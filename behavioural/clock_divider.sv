==> flow/design.v <==
`timescale 1ns / 1ps
module clock_divider (
    input  logic Clock,      
    input  logic nReset,     
    input  logic Demo,       
    output logic tick_1kHz,  
    output logic tick_1Hz    
);
    localparam int unsigned CLK_HZ = 32768;
    localparam int unsigned DIV_1KHZ = (CLK_HZ >= 1000) ? ((CLK_HZ + 500) / 1000) : 1;
    localparam int unsigned DIV_1HZ = (CLK_HZ > 0) ? CLK_HZ : 1;
    localparam int unsigned DIV_DEMO = (CLK_HZ >= 64) ? (CLK_HZ / 64) : 1;
    logic [31:0] cnt_1khz;
    logic [31:0] cnt_1hz;
    always_ff @(posedge Clock or negedge nReset) begin
        if (!nReset) begin
            cnt_1khz  <= 32'd0;
            cnt_1hz   <= 32'd0;
            tick_1kHz <= 1'b0;
            tick_1Hz  <= 1'b0;
        end else begin
            if (cnt_1khz >= DIV_1KHZ - 1) begin
                cnt_1khz  <= 32'd0;
                tick_1kHz <= 1'b1;
            end else begin
                cnt_1khz  <= cnt_1khz + 1'b1;
                tick_1kHz <= 1'b0;
            end
            if (Demo) begin
                if (cnt_1hz >= DIV_DEMO - 1) begin
                    cnt_1hz  <= 32'd0;
                    tick_1Hz <= 1'b1;
                end else begin
                    cnt_1hz  <= cnt_1hz + 1'b1;
                    tick_1Hz <= 1'b0;
                end
            end else begin
                if (cnt_1hz >= DIV_1HZ - 1) begin
                    cnt_1hz  <= 32'd0;
                    tick_1Hz <= 1'b1;
                end else begin
                    cnt_1hz  <= cnt_1hz + 1'b1;
                    tick_1Hz <= 1'b0;
                end
            end
        end
    end
endmodule
### Step by step through the tools: clock_divider

What the tools print for clock_divider, step after step.
Lines are those of the file above, counted from 1.
Operators carry their Yosys type and port widths (W data, S select, Z words).
Cell names lack the library's common part.
Not given: -

| design | value |
|---|---|
| design top | clock_divider |
| clock | Clock |
| library | sky130hd |
| timing corner | tt_025C_1v80 |

### Word-level counts

Source: Yosys, flattened and elaborated, memories not mapped. Widths are those after wreduce; folded enables and synchronous resets count as part of the registers. Registers that Yosys merges into a memory's read port (data or address) are not register bits. Print and check cells do not count. Equal cells are merged and count once.

| storage and ports | value |
|---|---|
| flip-flop bits (word level) | 66 |
| input port bits | 3 |
| elaborated cells | 17 |

| operators by class | value |
|---|---|
| add/subtract/negate cells | 2 |
| $lt $le $gt $ge | 3 |
| muxes and demuxes | 8 |

Operators by type and width:

| kind | number |
|---|---|
| $mux W32 | 4 |
| $add A32 B1 Y32 const B | 2 |
| $ge A32 B15 Y1 const B | 1 |
| $ge A32 B6 Y1 const B | 1 |
| $ge A32 B9 Y1 const B | 1 |
| $mux W1 | 4 |

### Depth

Longest topological path by Yosys (ltp), each cell counted once; first at word level (registers and memories cut), then after technology mapping (sequential cells cut; the memories' decode and read muxes count).

| logic depth | value |
|---|---|
| depth in word-level cells | 3 |
| ABC_AREA | 0 |
| mapped depth | 6 |

### Mapped cells and area

Source: synth_stat.txt of the flow (Yosys; design flattened, memories mapped). It holds for the ABC_AREA given above (unset counts as 0); a run with the other value may have another netlist.
The area totals of this step are shown rounded.

Cells by type:

| cell type | number | total area (µm²) |
|---|---|---|
| dfrtp_1 | 66 | 1.65E+03 |
| nor3_1 | 17 | 85.082 |
| xnor2_1 | 9 | 78.826 |
| nor4_1 | 10 | 62.56 |
| xor2_1 | 6 | 52.55 |
| ha_1 | 3 | 37.536 |
| nor2_1 | 9 | 33.782 |
| nand3_1 | 5 | 25.024 |
| nand4_1 | 4 | 25.024 |
| or4_4 | 2 | 22.522 |
| inv_1 | 5 | 18.768 |
| nand2_1 | 5 | 18.768 |
| or3_1 | 3 | 18.768 |
| a211oi_1 | 2 | 15.014 |
| a221oi_2 | 1 | 15.014 |
| o21ai_0 | 3 | 15.014 |
| nand4_2 | 1 | 12.512 |
| and4_2 | 1 | 10.01 |

Not listed: further types 12, cells in them 13.

| synthesis totals | value |
|---|---|
| standard cells after synthesis | 165 |
| cell area after synthesis | 0.0023 mm² |
| flip-flops | 66 |
| buffers | 3 |

### Timing after synthesis

Source: OpenSTA report_checks on the synthesized netlist (no wires, ideal clock, input and output delay 20% of the period each), path of least setup slack; recovery checks are left aside. Register names are those of the netlist, which keeps one name where synthesis merged equal registers.

| path post-synthesis | value |
|---|---|
| path type | reg-to-reg |
| start | register cnt_1hz[0] |
| end | register cnt_1hz[14] |
| period | 1.89 ns |
| library setup time | 0.094 ns |
| launch time at the first pin | 0.000 ns |
| arrival | 1.796 ns |
| data required time | 1.796 ns |
| slack | 0.000 ns |
| delay of the path | 1.890 ns |
| stages on the path | 6 |
| path buffers | 0 |
| period reached after synthesis | 1.89 ns |

"delay of the path" is the arrival time less input delay plus setup time.
"stages on the path": output pins that drive a net of the path, with the launching flip-flop's if there is one; two outputs of one cell count as two.
"period reached after synthesis" is the clock period less the worst setup slack; recovery checks do not enter. This is arithmetic on one report: input and output delays are still those of the set period (20% each).
Between the ends stands the longest chain of elaborated cells between them, by number of cells; it is not shown to be the way that was timed. Of several equally long chains one is given.
Each line given opens the expression or statement behind the cell; cells for indexed reads and writes are added by Yosys, which also makes memories of some case tables.
At most two assigning lines are given for a register; there are more.

| between the ends, post-synthesis | value |
|---|---|
| cells stage by stage | dfrtp_1 -> ha_1 -> nand4_2 -> or4_4 -> or3_1 -> a221oi_2 |
| cells in the longest elaborated chain | 3 |
| elaborated cells between the ends (all ways) | 6 |
| classes of those cells | add/sub (1); compare (2); mux (3) |

Ends and longest elaborated chain, post-synthesis:

| element | line | RTL |
|---|---|---|
| start: declaration | 14 | `logic [31:0] cnt_1hz;` |
| start: assignment | 34 | `cnt_1hz  <= cnt_1hz + 1'b1;` |
| start: assignment | 42 | `cnt_1hz  <= cnt_1hz + 1'b1;` |
| $add A32 B1 Y32 | 42 |  |
| $mux W32 | 38 | `if (cnt_1hz >= DIV_1HZ - 1) begin` |
| $mux W32 | 29 | `if (Demo) begin` |
| end: assignment | 34 |  |
| end: assignment | 42 |  |
| end: declaration | 14 |  |

### Path in the finished layout

From the final timing report of flow run A: the path of least setup slack in the routed layout; clock arrival at registers is part of the times.

| path after layout | value |
|---|---|
| path type | input-to-reg |
| start | input Demo |
| end | register tick_1Hz |
| period | 3.86 ns |
| library setup time | 0.12 ns |
| launch time at the first pin | 0.77 ns |
| arrival | 2.40 ns |
| data required time | 4.06 ns |
| slack | 1.66 ns |
| stages on the path | 5 |
| path buffers | 1 |

Between the ends stands the longest chain of elaborated cells between them, by number of cells; it is not shown to be the way that was timed. Of several equally long chains one is given.
At most two assigning lines are given for a register; there are more.

| between the ends, after layout | value |
|---|---|
| cells stage by stage | clkdlybuf4s50_1 -> nor4b_1 -> o211ai_1 -> o21a_1 -> or2_2 |
| cells in the longest elaborated chain | 1 |
| elaborated cells between the ends (all ways) | 1 |
| source lines of those cells | 1 |
| classes of those cells | mux (1) |

Ends and longest elaborated chain, after layout:

| element | line | RTL |
|---|---|---|
| start: declaration | 5 | `input  logic Demo,` |
| $mux W1 | 29 | `if (Demo) begin` |
| end: assignment | 32 | `tick_1Hz <= 1'b1;` |
| end: assignment | 35 | `tick_1Hz <= 1'b0;` |
| end: declaration | 7 | `output logic tick_1Hz` |

Hand-over note for clock_divider

Measured results for clock_divider: 2 stored runs of the Yosys and OpenROAD flow on sky130hd. The settings differ; the order carries no meaning. The constraints put input and output delay at 20% of the set period each and load the outputs with 0.01 pF.
"period reached" is the run's clock period less its worst setup slack. It is reckoned from that one timing run; input and output delays stay at 20% of the period that was set.
By "critical setup path time" is meant the share of the clock period that the worst setup path is allowed (20% is reserved at inputs, 20% at outputs), minus its slack. Clock arrival times at its registers enter into it.
"total design power": no workload was simulated; the value follows from the tool's default switching activity.
Results are given in rounded form.
Settings: . = not set for that run.

| item | flow run A | flow run B |
|---|---|---|
| period_ns | 3.86 | 1.83 |
| CORE_UTILIZATION | 19 | 23 |
| SETUP_SLACK_MARGIN | -0.06 | . |
| CORE_ASPECT_RATIO | 0.94 | 0.56 |
| TNS_END_PERCENT | 90 | . |
| GPL_ROUTABILITY_DRIVEN | 1 | 1 |
| CTS_CLUSTER_SIZE | 100 | 33 |
| CAP_MARGIN | 20 | 15 |
| CORE_MARGIN | 2 | 2 |
| SLEW_MARGIN | 20 | 20 |
| PLACE_DENSITY_LB_ADDON | . | 0.22 |
| GPL_TIMING_DRIVEN | . | 0 |
| CTS_CLUSTER_DIAMETER | . | 327 |
| MAX_ROUTING_LAYER | . | met5 |
| period reached (ns) | 2.202 | 1.795 |
| total design power (µW) | 1500 | 3300 |
| critical setup path time (ns) | 1.43 | 1.80 |
| worst path kind | input-to-reg | reg-to-reg |
| setup slack of the worst path (ns) | 1.7 | 0.035 |
| utilization in the final report (%) | 25 | 32 |
| chip area after synthesis (Yosys) (mm²) | 0.0023 | 0.0023 |
| die area (mm²) | 0.013 | 0.011 |

End of note.
