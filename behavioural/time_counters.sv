==> flow/design.v <==
`timescale 1ns / 1ps
module time_counters (
    input  logic Clock,
    input  logic nReset,
    input  logic tick_1Hz,
    input  logic nClear_time,
    input  logic Demo,
    input  logic [1:0] time_set_field,
    input  logic       time_increment_pulse,
    input  logic       time_zero_seconds_pulse,
    output logic [3:0] hour_tens, hour_units,
    output logic [3:0] min_tens,  min_units,
    output logic [3:0] sec_tens,  sec_units,
    output logic [3:0] sixtieths_tens, sixtieths_units
);
    logic [5:0] demo_sixtieths;   
    logic [5:0] demo_sec;
    logic [4:0] demo_min;         
    always_ff @(posedge Clock or negedge nReset) begin
        if (!nReset) begin
            {hour_tens, hour_units, min_tens, min_units, sec_tens, sec_units} <= '0;
            {sixtieths_tens, sixtieths_units} <= '0;
            demo_sixtieths <= 6'd0;
            demo_sec       <= 6'd0;
            demo_min       <= 5'd0;
        end else if (Demo) begin
            if (tick_1Hz) begin
                if (demo_sixtieths >= 6'd59) begin
                    demo_sixtieths <= 6'd0;
                    if (demo_sec >= 6'd59) begin
                        demo_sec <= 6'd0;
                        if (demo_min >= 5'd23)
                            demo_min <= 5'd0;
                        else
                            demo_min <= demo_min + 1'b1;
                    end else begin
                        demo_sec <= demo_sec + 1'b1;
                    end
                end else begin
                    demo_sixtieths <= demo_sixtieths + 1'b1;
                end
            end
            sixtieths_tens  <= demo_sixtieths / 6'd10;
            sixtieths_units <= demo_sixtieths % 6'd10;
            sec_tens        <= demo_sec[5:4];   
            sec_units       <= demo_sec[3:0];   
            min_tens        <= (demo_min >= 5'd20) ? 4'd2 : (demo_min >= 5'd10) ? 4'd1 : 4'd0;
            min_units       <= (demo_min >= 5'd20) ? 4'(demo_min - 5'd20) : (demo_min >= 5'd10) ? 4'(demo_min - 5'd10) : 4'(demo_min);
            hour_tens       <= 4'd0;
            hour_units      <= 4'd0;
        end else if (!nClear_time) begin
            {hour_tens, hour_units, min_tens, min_units, sec_tens, sec_units} <= '0;
            {sixtieths_tens, sixtieths_units} <= '0;
        end else if (time_increment_pulse) begin
            sixtieths_tens  <= 4'd0;
            sixtieths_units <= 4'd0;
            if (time_set_field == 2'd0) begin
                if (hour_tens == 4'd2 && hour_units == 4'd3) begin
                    hour_tens  <= 4'd0;
                    hour_units <= 4'd0;
                end else if (hour_units == 4'd9) begin
                    hour_units <= 4'd0;
                    hour_tens  <= hour_tens + 1'b1;
                end else begin
                    hour_units <= hour_units + 1'b1;
                end
            end else if (time_set_field == 2'd1) begin
                if (min_tens == 4'd5 && min_units == 4'd9) begin
                    min_tens  <= 4'd0;
                    min_units <= 4'd0;
                end else if (min_units == 4'd9) begin
                    min_units <= 4'd0;
                    min_tens  <= min_tens + 1'b1;
                end else begin
                    min_units <= min_units + 1'b1;
                end
            end
        end else if (time_zero_seconds_pulse) begin
            sec_tens  <= 4'd0;
            sec_units <= 4'd0;
            sixtieths_tens  <= 4'd0;
            sixtieths_units <= 4'd0;
        end else if (tick_1Hz) begin
            sixtieths_tens  <= 4'd0;
            sixtieths_units <= 4'd0;
            if (sec_units == 4'd9) begin
                sec_units <= 4'd0;
                if (sec_tens == 4'd5) begin
                    sec_tens <= 4'd0;
                    if (min_units == 4'd9) begin
                        min_units <= 4'd0;
                        if (min_tens == 4'd5) begin
                            min_tens <= 4'd0;
                            if (hour_tens == 4'd2 && hour_units == 4'd3) begin
                                hour_tens  <= 4'd0;
                                hour_units <= 4'd0;
                            end else if (hour_units == 4'd9) begin
                                hour_units <= 4'd0;
                                hour_tens  <= hour_tens + 1'b1;
                            end else begin
                                hour_units <= hour_units + 1'b1;
                            end
                        end else begin
                            min_tens <= min_tens + 1'b1;
                        end
                    end else begin
                        min_units <= min_units + 1'b1;
                    end
                end else begin
                    sec_tens <= sec_tens + 1'b1;
                end
            end else begin
                sec_units <= sec_units + 1'b1;
            end
        end
    end
endmodule
* From RTL to reports: time_counters
What the tools print for time_counters, step after step.
Lines are those of the file above, counted from 1.
Library cell names are shortened.
The mark -- stands for no value.
- Design top :: time_counters
- Clock port :: Clock
- Library :: sky130hd
- Corner :: tt_025C_1v80

* After elaboration
Counts by Yosys on the flattened word-level netlist (proc, flatten, opt, wreduce; memories kept). Register bits leave out memories and registers merged into their read ports (data or address). Print and check cells are left out. Cells with the same type and inputs are merged into one.
- Register bits after elaboration :: 49
- Input bits :: 9
- Word-level cells :: 136
- Add/sub/neg operators :: 11
- Div/mod/pow operators :: 2
- Order comparisons :: 5
- Eq/ne operators :: 22
- Multiplexer cells :: 74
- Reductions and logical operators :: 11
** Operator list (number)
- two-way mux 4 bit :: 69
- adder 4 x 1 -> 4 bit (second input constant) :: 6
- inequality test 4 x 1 -> 1 bit (second input constant) :: 6
- divider 6 x 4 -> 6 bit (second input constant) :: 1
- modulo 6 x 4 -> 6 bit (second input constant) :: 1
- == test 4 bit (second input constant) :: 3
- adder 6 x 1 -> 6 bit (second input constant) :: 2
- greater-or-equal comparator 6 bit (second input constant) :: 2
- two-way mux 6 bit :: 2
- greater-or-equal comparator 5 bit (second input constant) :: 2
- == test 4 x 2 -> 1 bit (second input constant) :: 2
- inequality test 4 x 2 -> 1 bit (second input constant) :: 2
- == test 4 x 3 -> 1 bit (second input constant) :: 2
- inequality test 4 x 3 -> 1 bit (second input constant) :: 2
- inequality test 4 bit (second input constant) :: 2
- AND reduction 8 bit :: 1
- AND reduction 7 bit :: 1
- AND reduction 3 bit :: 2
- AND reduction 6 bit :: 1
- adder 5 x 1 -> 5 bit (second input constant) :: 1
- inequality test 5 x 2 -> 1 bit (second input constant) :: 1
- greater-or-equal comparator 5 x 4 -> 1 bit (second input constant) :: 1
- two-way mux 5 bit :: 1
- AND reduction 2 bit :: 2
- subtractor 4 x 3 -> 4 bit (second input constant) :: 1
- subtractor 4 bit (second input constant) :: 1
- AND reduction 4 bit :: 1
- inequality test 3 bit (second input constant) :: 1
Not listed: further kinds 5, cells in them 6.

* Longest topological paths
Longest topological path by Yosys (ltp), each cell counted once; first at word level (registers and memories cut), then after technology mapping (sequential cells cut; the memories' decode and read muxes count).
- Word-level depth :: 12
- ABC_AREA :: 0
- Mapped depth :: 10
- Depth with buffers taken out :: 9

* Mapped cells and area
The flow's flattened synthesis, as Yosys stat reports it; memories are mapped. The netlist is that of the ABC_AREA named above (0 if unset); the other value can give another one.
- Standard cells after synthesis :: 366
- Chip area (Yosys) :: 3171.8 µm²
- Sequential part of the area :: 1201.2 µm²
- Mapped flip-flops :: 48
- Buffers :: 14
** Cell types (number)
- dfrtp_1 :: 48
- ha_1 :: 26
- o21ai_0 :: 35
- nand2_1 :: 45
- nor2_1 :: 33
- a21oi_1 :: 21
- nand3_1 :: 19
- inv_1 :: 15
- nand3b_1 :: 7
- nor3b_1 :: 7
- mux2i_1 :: 5
- a211oi_1 :: 6
- clkbuf_1 :: 12
- mux2_2 :: 4
- nand2b_1 :: 6
- a22o_1 :: 4
- nor2b_1 :: 5
- nor3_1 :: 6
Not listed: further types 41, cells in them 62.

* Timing after synthesis
Source: OpenSTA report_checks on the synthesized netlist (no wires, ideal clock, input and output delay 20% of the period each), path of least setup slack; recovery checks are left aside. Register names are those of the netlist, which keeps one name where synthesis merged equal registers.
- Path type :: reg-to-reg
- From :: register demo_sixtieths[4]
- To :: register sixtieths_units[2]
- Clock period :: 3.33 ns
- Setup time :: 0.126 ns
- Data arrival time :: 1.991 ns
- Path slack :: 1.213 ns
- Path delay :: 2.117 ns
- Driving pins on the path :: 9
- Buffers on the path :: 1
- Synthesis period reached :: 2.117 ns
"path delay" is the arrival time less input delay plus setup time.
"driving pins on the path" counts driving pins, that of a launching flip-flop among them; a cell with two outputs on the path counts twice.
"synthesis period reached" = period - worst setup slack (recovery checks aside). The figure is calculated, with input and output delays left at 20% of the set period.
The rows between start and end are the longest chain of elaborated cells between them; the timing report does not say that the signal goes this way. Where chains are equally long, one stands for them.
A line is the first line of the expression or statement that the cell stems from. Yosys adds cells for indexed reads and writes and turns some case tables into memories.
A register here has more assigning lines than the two given.
- Cell sequence :: dfrtp_1 -> clkbuf_1 -> inv_1 -> ha_1 -> o21ai_0 -> a31oi_1 -> ha_1 -> nor3_1 -> a221o_1
- Cells in the longest elaborated chain :: 2
- Elaborated cells on any way between the ends :: 2
- RTL lines with such cells :: 2
** RTL lines, path post-synthesis
- start: declaration :: line 16 : logic [5:0] demo_sixtieths;
- start: assignment :: line 23 : demo_sixtieths <= 6'd0;
- start: assignment :: line 40 : demo_sixtieths <= demo_sixtieths + 1'b1;
- modulo 6 x 4 -> 6 bit :: line 44 : sixtieths_units <= demo_sixtieths % 6'd10;
- two-way mux 4 bit :: line 26 : end else if (Demo) begin
- end: assignment :: line 44
- end: assignment :: line 56 : sixtieths_units <= 4'd0;
- end: declaration :: line 14 : output logic [3:0] sixtieths_tens, sixtieths_units

* Worst path after layout
Path of least setup slack in the final report of flow run 2 (OpenROAD, finished layout, wires in). Where an end is a register, its clock arrival counts in the times.
- Path type :: input-to-reg
- From :: input port nClear_time
- To :: register sec_tens[2]
- Clock period :: 2.56 ns
- External input delay :: 0.51 ns
- Setup time :: 0.06 ns
- Data arrival time :: 2.22 ns
- Path slack :: 0.57 ns
- Driving pins on the path :: 5
- Buffers on the path :: 1
The rows between start and end are the longest chain of elaborated cells between them; the timing report does not say that the signal goes this way. Where chains are equally long, one stands for them.
A register here has more assigning lines than the two given.
- Cell sequence :: clkdlybuf4s50_1 -> nor3b_4 -> nand2_1 -> or4b_2 -> nand2_1
- Cells in the longest elaborated chain :: 2
- Elaborated cells on any way between the ends :: 6
- RTL lines with such cells :: 2
** RTL lines, path after layout
- start: declaration :: line 6 : input  logic nClear_time,
- two-way mux 4 bit :: line 51 : end else if (!nClear_time) begin
- two-way mux 4 bit :: line 26 : end else if (Demo) begin
- end: assignment :: line 45 : sec_tens        <= demo_sec[5:4];
- end: assignment :: line 110 : sec_tens <= sec_tens + 1'b1;
- end: declaration :: line 13 : output logic [3:0] sec_tens,  sec_units,

Design time_counters on sky130hd. What follows are 2 stored runs of the flow, each under its own settings; their order means nothing. The constraints put input and output delay at 20% of the set period each and load the outputs with 0.01 pF.
"period reached": clock period set for the run, less the worst setup slack. It is reckoned from that one timing run; input and output delays stay at 20% of the period that was set.
"critical path time": the worst setup path's part of the clock period (all of it between registers, 20% less for each end at a port) less its slack. A launch clock that arrives late makes it longer, a capture clock that arrives late makes it shorter.
By "overall power" is meant OpenSTA's value without simulated activity: inputs other than the clock are taken to toggle once in ten clock periods, and the tool carries that through the logic.

* Flow run 1
** Files
==> flow/run.sh <==
#!/bin/bash
# the make line also repeats the synthesis and layout settings of config.mk as NAME=value (left out here)
make -C /OpenROAD-flow-scripts/flow DESIGN_CONFIG=/design/flow/config.mk WORK_HOME=/design/flow/orfs CLKGATE_MAP_FILE= finish
==> flow/config.mk <==
export PLATFORM = sky130hd
export DESIGN_NAME = time_counters
export DESIGN_NICKNAME = time_counters
export VERILOG_FILES = /design/flow/design.v
export SDC_FILE = /design/flow/constraint.sdc
export NUM_CORES = 4
export LEC_CHECK = 0
export ABC_AREA = 1
export CAP_MARGIN = 10
export CELL_PAD_IN_SITES_DETAIL_PLACEMENT = 2
export CORE_MARGIN = 2
export CORE_UTILIZATION = 68
export CTS_CLUSTER_DIAMETER = 306
export GPL_ROUTABILITY_DRIVEN = 1
export GPL_TIMING_DRIVEN = 1
export MAX_ROUTING_LAYER = met5
export MIN_ROUTING_LAYER = met1
export PLACE_DENSITY_LB_ADDON = 0.02
export SETUP_SLACK_MARGIN = -0.17
export SLEW_MARGIN = 20
==> flow/constraint.sdc <==
create_clock -name core_clock -period 4.13 [get_ports {Clock}]
set_input_delay 0.8260 -clock core_clock [delete_from_list [all_inputs] [get_ports {Clock}]]
set_output_delay 0.8260 -clock core_clock [all_outputs]
set_load 0.01 [all_outputs]
** Results
Unfinished; error DPL-0033 in placement.

* Flow run 2
** Files
==> flow/run.sh <==
#!/bin/bash
# the make line also repeats the synthesis and layout settings of config.mk as NAME=value (left out here)
make -C /OpenROAD-flow-scripts/flow DESIGN_CONFIG=/design/flow/config.mk WORK_HOME=/design/flow/orfs CLKGATE_MAP_FILE= finish
==> flow/config.mk <==
export PLATFORM = sky130hd
export DESIGN_NAME = time_counters
export DESIGN_NICKNAME = time_counters
export VERILOG_FILES = /design/flow/design.v
export SDC_FILE = /design/flow/constraint.sdc
export NUM_CORES = 4
export LEC_CHECK = 0
export CAP_MARGIN = 20
export CORE_MARGIN = 2
export CORE_UTILIZATION = 40
export SETUP_SLACK_MARGIN = 0.56
export SLEW_MARGIN = 20
==> flow/constraint.sdc <==
create_clock -name core_clock -period 2.56 [get_ports {Clock}]
set_input_delay 0.5120 -clock core_clock [delete_from_list [all_inputs] [get_ports {Clock}]]
set_output_delay 0.5120 -clock core_clock [all_outputs]
set_load 0.01 [all_outputs]
** Results
- Chip area in the Yosys report :: 3,171.8 µm²
- Die area :: 8,657.4 µm²
- Standard-cell area of the final layout :: 4,221.6 µm²
- Worst setup slack after layout :: 0.574 ns
- Total negative slack on setup checks :: 0.000 ns
- Overall power :: 2,811 uW
- Period reached :: 1.986 ns
- Critical path time :: 1.47 ns
- Kind of the worst setup path :: input-to-reg
