==> flow/design.v <==
`timescale 1ns / 1ps
module dual_button_detector #(
    parameter WINDOW_TIME_MS = 100
)(
    input  logic Clock,
    input  logic nReset,
    input  logic tick_1kHz,
    input  logic button1_stable,
    input  logic button2_stable,
    output logic button1_pressed,
    output logic button2_pressed,
    output logic both_pressed
);
    logic prev_button1, prev_button2;
    always_ff @(posedge Clock or negedge nReset) begin
        if (!nReset) begin
            prev_button1 <= 1'b1;
            prev_button2 <= 1'b1;
        end else begin
            prev_button1 <= button1_stable;
            prev_button2 <= button2_stable;
        end
    end
    logic button1_falling, button2_falling;
    assign button1_falling = (prev_button1 == 1'b1) && (button1_stable == 1'b0);
    assign button2_falling = (prev_button2 == 1'b1) && (button2_stable == 1'b0);
    typedef enum logic [2:0] {
        IDLE,
        WAIT_BUTTON2,
        WAIT_BUTTON1,
        BOTH_DETECTED,
        BUTTON1_SINGLE,
        BUTTON2_SINGLE
    } state_t;
    state_t current_state, next_state;
    logic [7:0] window_counter;
    logic window_timeout;
    assign window_timeout = (window_counter >= WINDOW_TIME_MS[7:0]);
    always_ff @(posedge Clock or negedge nReset) begin
        if (!nReset) begin
            current_state  <= IDLE;
            window_counter <= 8'd0;
        end else begin
            current_state <= next_state;
            if (current_state == WAIT_BUTTON1 || current_state == WAIT_BUTTON2) begin
                if (tick_1kHz && !window_timeout)
                    window_counter <= window_counter + 1'b1;
            end else begin
                window_counter <= 8'd0;
            end
        end
    end
    always_comb begin
        next_state = current_state;
        case (current_state)
            IDLE: begin
                if (button1_falling && button2_stable == 1'b0)
                    next_state = BOTH_DETECTED;
                else if (button2_falling && button1_stable == 1'b0)
                    next_state = BOTH_DETECTED;
                else if (button1_falling)
                    next_state = WAIT_BUTTON2;
                else if (button2_falling)
                    next_state = WAIT_BUTTON1;
            end
            WAIT_BUTTON2: begin
                if (button2_falling)
                    next_state = BOTH_DETECTED;
                else if (window_timeout)
                    next_state = BUTTON1_SINGLE;
                else if (button1_stable == 1'b1)
                    next_state = BUTTON1_SINGLE;
            end
            WAIT_BUTTON1: begin
                if (button1_falling)
                    next_state = BOTH_DETECTED;
                else if (window_timeout)
                    next_state = BUTTON2_SINGLE;
                else if (button2_stable == 1'b1)
                    next_state = BUTTON2_SINGLE;
            end
            BOTH_DETECTED: begin
                if (button1_stable == 1'b1 || button2_stable == 1'b1)
                    next_state = IDLE;
            end
            BUTTON1_SINGLE: begin
                next_state = IDLE;
            end
            BUTTON2_SINGLE: begin
                next_state = IDLE;
            end
        endcase
    end
    always_ff @(posedge Clock or negedge nReset) begin
        if (!nReset) begin
            button1_pressed <= 1'b0;
            button2_pressed <= 1'b0;
            both_pressed    <= 1'b0;
        end else begin
            button1_pressed <= 1'b0;
            button2_pressed <= 1'b0;
            both_pressed    <= 1'b0;
            if (current_state != next_state) begin
                case (next_state)
                    BOTH_DETECTED:    both_pressed    <= 1'b1;
                    BUTTON1_SINGLE:   button1_pressed <= 1'b1;
                    BUTTON2_SINGLE:   button2_pressed <= 1'b1;
                endcase
            end
        end
    end
endmodule
`timescale 1ns / 1ps
module main_fsm (
    input  logic Clock,
    input  logic nReset,
    input  logic tick_1kHz,
    input  logic nMode,
    input  logic nStart,
    output logic [2:0] display_mode,
    output logic clear_rain_pulse,
    output logic clear_time_pulse,
    output logic in_calibration,
    output logic is_rain_calib,
    output logic [1:0] calib_digit_index,
    output logic calib_increment_pulse,
    output logic in_time_setting,
    output logic [1:0] time_set_field,
    output logic time_increment_pulse,
    output logic time_zero_seconds_pulse
);
    typedef enum logic [3:0] {
        MODE_RAIN         = 4'd0,
        MODE_WIND_SPD     = 4'd1,
        MODE_WIND_DIR     = 4'd2,
        MODE_ELAPSED      = 4'd3,
        MODE_TIME         = 4'd4,
        MODE_RAIN_CALIB   = 4'd5,
        MODE_WIND_CALIB   = 4'd6,
        MODE_TIME_SETTING = 4'd7,
        MODE_PRESSURE     = 4'd8,
        MODE_TEMP         = 4'd9
    } state_t;
    state_t current_state, next_state;
    logic mode_stable, start_stable;
    logic [4:0] mode_cnt, start_cnt;
    always_ff @(posedge Clock or negedge nReset) begin
        if (!nReset) begin
            mode_cnt     <= '0;
            start_cnt    <= '0;
            mode_stable  <= 1'b1;
            start_stable <= 1'b1;
        end else if (tick_1kHz) begin
            if (nMode == mode_stable)
                mode_cnt <= '0;
            else if (mode_cnt == 5'd24) begin
                mode_stable <= nMode;
                mode_cnt    <= '0;
            end else begin
                mode_cnt <= mode_cnt + 1'b1;
            end
            if (nStart == start_stable)
                start_cnt <= '0;
            else if (start_cnt == 5'd24) begin
                start_stable <= nStart;
                start_cnt    <= '0;
            end else begin
                start_cnt <= start_cnt + 1'b1;
            end
        end
    end
    logic mode_pressed_single;
    logic start_pressed_single;
    logic both_pressed;
    dual_button_detector #(
        .WINDOW_TIME_MS(100)
    ) btn_detector (
        .Clock          (Clock),
        .nReset         (nReset),
        .tick_1kHz      (tick_1kHz),
        .button1_stable (mode_stable),
        .button2_stable (start_stable),
        .button1_pressed(mode_pressed_single),
        .button2_pressed(start_pressed_single),
        .both_pressed   (both_pressed)
    );
    always_ff @(posedge Clock or negedge nReset) begin
        if (!nReset)
            current_state <= MODE_RAIN;
        else
            current_state <= next_state;
    end
    logic [1:0] sub_state_counter;
    always_ff @(posedge Clock or negedge nReset) begin
        if (!nReset) begin
            sub_state_counter <= 2'd0;
        end else begin
            if (next_state == MODE_RAIN_CALIB ||
                next_state == MODE_WIND_CALIB ||
                next_state == MODE_TIME_SETTING) begin
                if (current_state != next_state) begin
                    sub_state_counter <= 2'd0;
                end else if (mode_pressed_single) begin
                    if (current_state == MODE_TIME_SETTING) begin
                        if (sub_state_counter < 2'd2)
                            sub_state_counter <= sub_state_counter + 1'b1;
                        else
                            sub_state_counter <= 2'd0;
                    end else begin
                        sub_state_counter <= sub_state_counter + 1'b1;
                    end
                end
            end else begin
                sub_state_counter <= 2'd0;
            end
        end
    end
    always_comb begin
        next_state              = current_state;
        display_mode            = current_state[2:0];
        clear_rain_pulse        = 1'b0;
        clear_time_pulse        = start_pressed_single && !both_pressed;
        in_calibration          = 1'b0;
        is_rain_calib           = 1'b0;
        calib_digit_index       = 2'd0;
        calib_increment_pulse   = 1'b0;
        in_time_setting         = 1'b0;
        time_set_field          = 2'd0;
        time_increment_pulse    = 1'b0;
        time_zero_seconds_pulse = 1'b0;
        case (current_state)
            MODE_RAIN: begin
                display_mode = 3'd0;
                if (mode_pressed_single)
                    next_state = MODE_WIND_SPD;
                if (start_pressed_single && !both_pressed)
                    clear_rain_pulse = 1'b1;
                if (both_pressed)
                    next_state = MODE_RAIN_CALIB;
            end
            MODE_WIND_SPD: begin
                display_mode = 3'd1;
                if (mode_pressed_single)
                    next_state = MODE_WIND_DIR;
                if (both_pressed)
                    next_state = MODE_WIND_CALIB;
            end
            MODE_WIND_DIR: begin
                display_mode = 3'd2;
                if (mode_pressed_single)
                    next_state = MODE_ELAPSED;
            end
            MODE_ELAPSED: begin
                display_mode = 3'd3;
                if (mode_pressed_single)
                    next_state = MODE_TIME;
            end
            MODE_TIME: begin
                display_mode = 3'd4;
                if (mode_pressed_single)
                    next_state = MODE_PRESSURE;
                if (both_pressed)
                    next_state = MODE_TIME_SETTING;
            end
            MODE_PRESSURE: begin
                display_mode = 3'd5;
                if (mode_pressed_single)
                    next_state = MODE_TEMP;
            end
            MODE_TEMP: begin
                display_mode = 3'd6;
                if (mode_pressed_single)
                    next_state = MODE_RAIN;
            end
            MODE_RAIN_CALIB: begin
                in_calibration    = 1'b1;
                is_rain_calib     = 1'b1;
                display_mode      = 3'd0;
                calib_digit_index = 2'd3 - sub_state_counter;
                if (start_pressed_single)
                    calib_increment_pulse = 1'b1;
                if (mode_pressed_single && sub_state_counter == 2'd3)
                    next_state = MODE_RAIN;
            end
            MODE_WIND_CALIB: begin
                in_calibration    = 1'b1;
                is_rain_calib     = 1'b0;
                display_mode      = 3'd1;
                calib_digit_index = 2'd3 - sub_state_counter;
                if (start_pressed_single)
                    calib_increment_pulse = 1'b1;
                if (mode_pressed_single && sub_state_counter == 2'd3)
                    next_state = MODE_WIND_SPD;
            end
            MODE_TIME_SETTING: begin
                in_time_setting = 1'b1;
                display_mode    = 3'd4;
                time_set_field  = sub_state_counter;
                case (sub_state_counter)
                    2'd0: if (start_pressed_single)
                              time_increment_pulse = 1'b1;
                    2'd1: if (start_pressed_single)
                              time_increment_pulse = 1'b1;
                    2'd2: if (start_pressed_single)
                              time_zero_seconds_pulse = 1'b1;
                endcase
                if (mode_pressed_single && sub_state_counter == 2'd2)
                    next_state = MODE_TIME;
            end
            default: begin
                next_state = MODE_RAIN;
            end
        endcase
    end
endmodule
======== Step by step through the tools: main_fsm ========
Tool output for the design above, in the order of the flow.
Lines are those of the file above, counted from 1.
Operators: Yosys type, input widths -> output width; for muxes data width and select width s.
Library cell names are shortened.
The mark - stands for no value.
set-up
  top ..................................... main_fsm
  clock input ............................. Clock
  library ................................. sky130hd
  corner .................................. tt_025C_1v80

======== Word level ========
Yosys after proc, flatten, opt, wreduce and memory -nomap, before mapping. Memory bits, and registers merged into a memory's read port (data or address), are not among the register bits. Print and check cells are not counted. Equal cells are merged and count once.
bit counts
  flip-flop bits (word level) ............. 34
  bits of input ports ..................... 5
  output and inout port bits .............. 15
  elaborated cells ........................ 137
cells by class
  $add $sub $neg .......................... 5
  $lt $le $gt $ge ......................... 2
  eq/ne operators ......................... 31
  mux-type cells .......................... 57
  bitwise operators ....................... 4
  reduce/logical cells .................... 25
operators with widths
  kind                 number
  $mux 4               13
  $pmux 4 s10          1
  $mux 3               11
  $eq 4x3->1 const B   7
  $pmux 3 s7           1
  $mux 5               4
  $mux 1               17
  $mux 8               2
  $pmux 3 s5           1
  $mux 2               7
  $reduce_or 2->1      6
  $eq 3x3->1 const B   4
  $add 5x1->5 const B  2
  $eq 5x5->1 const B   2
  $eq 3x2->1 const B   3
  $logic_and 1x1->1    8
  $eq 4x2->1 const B   2
  $eq 4x4->1 const B   2
  $add 8x1->8 const B  1
  $ge 8x7->1 const B   1
  $reduce_and 3->1     2
  $logic_or 1x1->1     4
  $not 1->1            4
  $eq 2x2->1 const B   2
  $eq 4x1->1 const B   1
  $ne 4x4->1           1
  $logic_not 4->1      1
  $eq 3x1->1 const B   1
Not listed: further kinds 11, cells in them 13.

======== Longest topological paths ========
Depth = most cells in a row (Yosys ltp): at word level without a register or memory, in the mapped netlist without a sequential cell, where the memories' decode and read muxes count.
logic depth
  depth after elaboration ................. 10
  ABC_AREA ................................ 1
  gate-level depth with buffers ........... 11
  mapped depth without buffers ............ 11

======== Mapped cells and area ========
Source: synth_stat.txt of the flow (Yosys; design flattened, memories mapped). It holds for the ABC_AREA given above (unset counts as 0); a run with the other value may have another netlist.
cells by type
  type      number  total area (µm²)
  dfrtp_1   30      750.72
  nand2_1   70      262.752
  inv_1     43      161.405
  nor2_1    37      138.883
  ha_1      11      137.632
  nand3_1   24      120.115
  dfstp_2   4       105.101
  o21ai_0   19      95.091
  nand2_2   12      75.072
  a21oi_1   13      65.062
  xor2_1    6       52.55
  nand4_1   8       50.048
  nor2_2    6       37.536
  nor3_1    7       35.034
  nor2_4    2       22.522
  o211ai_1  3       22.522
  nand3_2   2       20.019
  inv_2     5       18.768
Other cell types: 12; their cells: 16.
mapped netlist
  mapped cells ............................ 318
  cell area after synthesis ............... 2285.9 µm²
  area of sequential cells ................ 855.8 µm²
  flip-flops .............................. 34
  buffer cells ............................ 3

======== Timing after synthesis ========
Path of least setup slack by OpenSTA after synthesis, without wires, with an ideal clock, recovery checks aside; 20% of the period is set as input and as output delay. Where synthesis merged equal registers, the netlist keeps one of their names.
timing post-synthesis
  path type ............................... register -> output
  start ................................... register current_state[1]
  end ..................................... output calib_digit_index[0]
  period .................................. 1.85 ns
  output delay ............................ 0.370 ns
  time at the first pin ................... 0.000 ns
  arrival time ............................ 1.064 ns
  data required time ...................... 1.480 ns
  path slack .............................. 0.416 ns
  delay of the path ....................... 1.064 ns
  driving pins on the path ................ 6
  path buffers ............................ 0
  synthesis period reached ................ 1.434 ns
"delay of the path" = arrival - input delay + setup time.
A path that ends at an output port has no setup time.
"driving pins on the path" counts driving pins, that of a launching flip-flop among them; a cell with two outputs on the path counts twice.
"synthesis period reached" = period - worst setup slack (recovery checks aside). The figure is calculated, with input and output delays left at 20% of the set period.
Between the ends stands the longest chain of elaborated cells between them, by number of cells; it is not shown to be the way that was timed. Of several equally long chains one is given.
A line is the first line of the expression or statement that the cell stems from. Yosys adds cells for indexed reads and writes and turns some case tables into memories.
on the way, post-synthesis
  cells stage by stage .................... dfrtp_1 > inv_2 > nand2_2 > nor2_2 > nor2_1 > nor2_1
  cells in the longest elaborated chain ... 3
  elaborated cells between the ends (all ways) .. 4
  source lines of those cells ............. 1
  those cells by class .................... eq/ne (2); mux (1); reduce/logical (1)
RTL lines, path post-synthesis
  element          line  RTL
  start, declared  144   state_t current_state, next_state;
  start, assigned  189   current_state <= MODE_RAIN;
  start, assigned  191   current_state <= next_state;
  $eq 4x3->1       231   case (current_state)
  $reduce_or 2->1  -
  $mux 2           231
  end, declared    125   output logic [1:0] calib_digit_index,
Nets of the timed path that keep an RTL name, with a line that drives or declares them; the list need not be complete.
named nets, post-synthesis
  signal         line
  is_rain_calib  231

======== Worst path after layout ========
Path of least setup slack in the final report of flow run A (OpenROAD, finished layout, wires in). Where an end is a register, its clock arrival counts in the times.
timing post-layout
  path type ............................... register -> output
  start ................................... register current_state[1]
  end ..................................... output display_mode[0]
  period .................................. 1.26 ns
  output delay ............................ 0.25 ns
  time at the first pin ................... 0.29 ns
  arrival time ............................ 1.46 ns
  data required time ...................... 1.01 ns
  path slack .............................. -0.45 ns
  driving pins on the path ................ 7
  path buffers ............................ 2
Between the ends stands the longest chain of elaborated cells between them, by number of cells; it is not shown to be the way that was timed. Of several equally long chains one is given.
on the way, post-layout
  cells stage by stage .................... dfrtp_2 > buf_6 > nand2_4 > nor2_4 > nor4_2 > nand2_1 > buf_2
  cells in the longest elaborated chain ... 3
  elaborated cells between the ends (all ways) .. 14
  those cells by class .................... eq/ne (9); mux (1); reduce/logical (4)
RTL lines, path post-layout
  element          line  RTL
  start, declared  144   state_t current_state, next_state;
  start, assigned  189   current_state <= MODE_RAIN;
  start, assigned  191   current_state <= next_state;
  $eq 4x3->1       231   case (current_state)
  $reduce_or 2->1  -
  $pmux 3 s7       231
  end, declared    120   output logic [2:0] display_mode,

# Flow runs of main_fsm

Record of 2 stored runs of the RTL-to-layout flow on main_fsm, platform sky130hd. The runs are unordered. Constraints: input delay and output delay 20% of the set period each, output load 0.01 pF.
"achieved clock period (ns)" is the run's clock period less its worst setup slack. It is reckoned from that one timing run; input and output delays stay at 20% of the period that was set.
"worst setup path time (ns)" is the time allowed to the run's worst setup path (the clock period less input and output delay, where it has them) less its slack. Clock arrival times count: a late capture clock shortens it, a late launch clock lengthens it.
By "finish__power__total" is meant OpenSTA's value without simulated activity: inputs other than the clock are taken to toggle once in ten clock periods, and the tool carries that through the logic.

Flow files of flow run A
==> flow/run.sh <==
#!/bin/bash
# the make line also repeats the synthesis and layout settings of config.mk as NAME=value (left out here)
make -C /OpenROAD-flow-scripts/flow DESIGN_CONFIG=/design/flow/config.mk WORK_HOME=/design/flow/orfs CLKGATE_MAP_FILE= finish
==> flow/config.mk <==
export PLATFORM = sky130hd
export DESIGN_NAME = main_fsm
export DESIGN_NICKNAME = main_fsm
export VERILOG_FILES = /design/flow/design.v
export SDC_FILE = /design/flow/constraint.sdc
export NUM_CORES = 4
export LEC_CHECK = 0
export ABC_AREA = 1
export CAP_MARGIN = 5
export CELL_PAD_IN_SITES_DETAIL_PLACEMENT = 1
export CORE_MARGIN = 2
export CORE_UTILIZATION = 22
export MIN_ROUTING_LAYER = met1
export PLACE_DENSITY_LB_ADDON = 0.08
export SETUP_SLACK_MARGIN = 0.07
export SLEW_MARGIN = 20
export TNS_END_PERCENT = 10
==> flow/constraint.sdc <==
create_clock -name core_clock -period 1.26 [get_ports {Clock}]
set_input_delay 0.2520 -clock core_clock [delete_from_list [all_inputs] [get_ports {Clock}]]
set_output_delay 0.2520 -clock core_clock [all_outputs]
set_load 0.01 [all_outputs]

report of flow run A
yosys chip area after synthesis (um^2): 2285.9
finish__design__die__area: 11222.2
finish__design__instance__area__stdcell: 3701.1
finish__design__instance__utilization: 0.3634
finish__timing__setup__ws: -0.447
finish__timing__setup__tns: -7.495
finish__timing__hold__ws: 0.455
finish__power__total: 5.929e-03
achieved clock period (ns): 1.707
worst setup path time (ns): 1.46
worst setup path kind: register -> output

Flow files of flow run B
==> flow/run.sh <==
#!/bin/bash
# the make line also repeats the synthesis and layout settings of config.mk as NAME=value (left out here)
make -C /OpenROAD-flow-scripts/flow DESIGN_CONFIG=/design/flow/config.mk WORK_HOME=/design/flow/orfs CLKGATE_MAP_FILE= finish
==> flow/config.mk <==
export PLATFORM = sky130hd
export DESIGN_NAME = main_fsm
export DESIGN_NICKNAME = main_fsm
export VERILOG_FILES = /design/flow/design.v
export SDC_FILE = /design/flow/constraint.sdc
export NUM_CORES = 4
export LEC_CHECK = 0
export CAP_MARGIN = 20
export CORE_MARGIN = 2
export CORE_UTILIZATION = 40
export SLEW_MARGIN = 20
==> flow/constraint.sdc <==
create_clock -name core_clock -period 1.39 [get_ports {Clock}]
set_input_delay 0.2780 -clock core_clock [delete_from_list [all_inputs] [get_ports {Clock}]]
set_output_delay 0.2780 -clock core_clock [all_outputs]
set_load 0.01 [all_outputs]

report of flow run B
yosys chip area after synthesis (um^2): 2144.6
finish__design__die__area: 5962.9
finish__design__instance__area__stdcell: 3433.3
finish__design__instance__utilization: 0.6680
finish__timing__setup__ws: -0.306
finish__timing__setup__tns: -4.355
finish__timing__hold__ws: 0.358
finish__power__total: 5.431e-03
achieved clock period (ns): 1.696
worst setup path time (ns): 1.70
worst setup path kind: register -> register
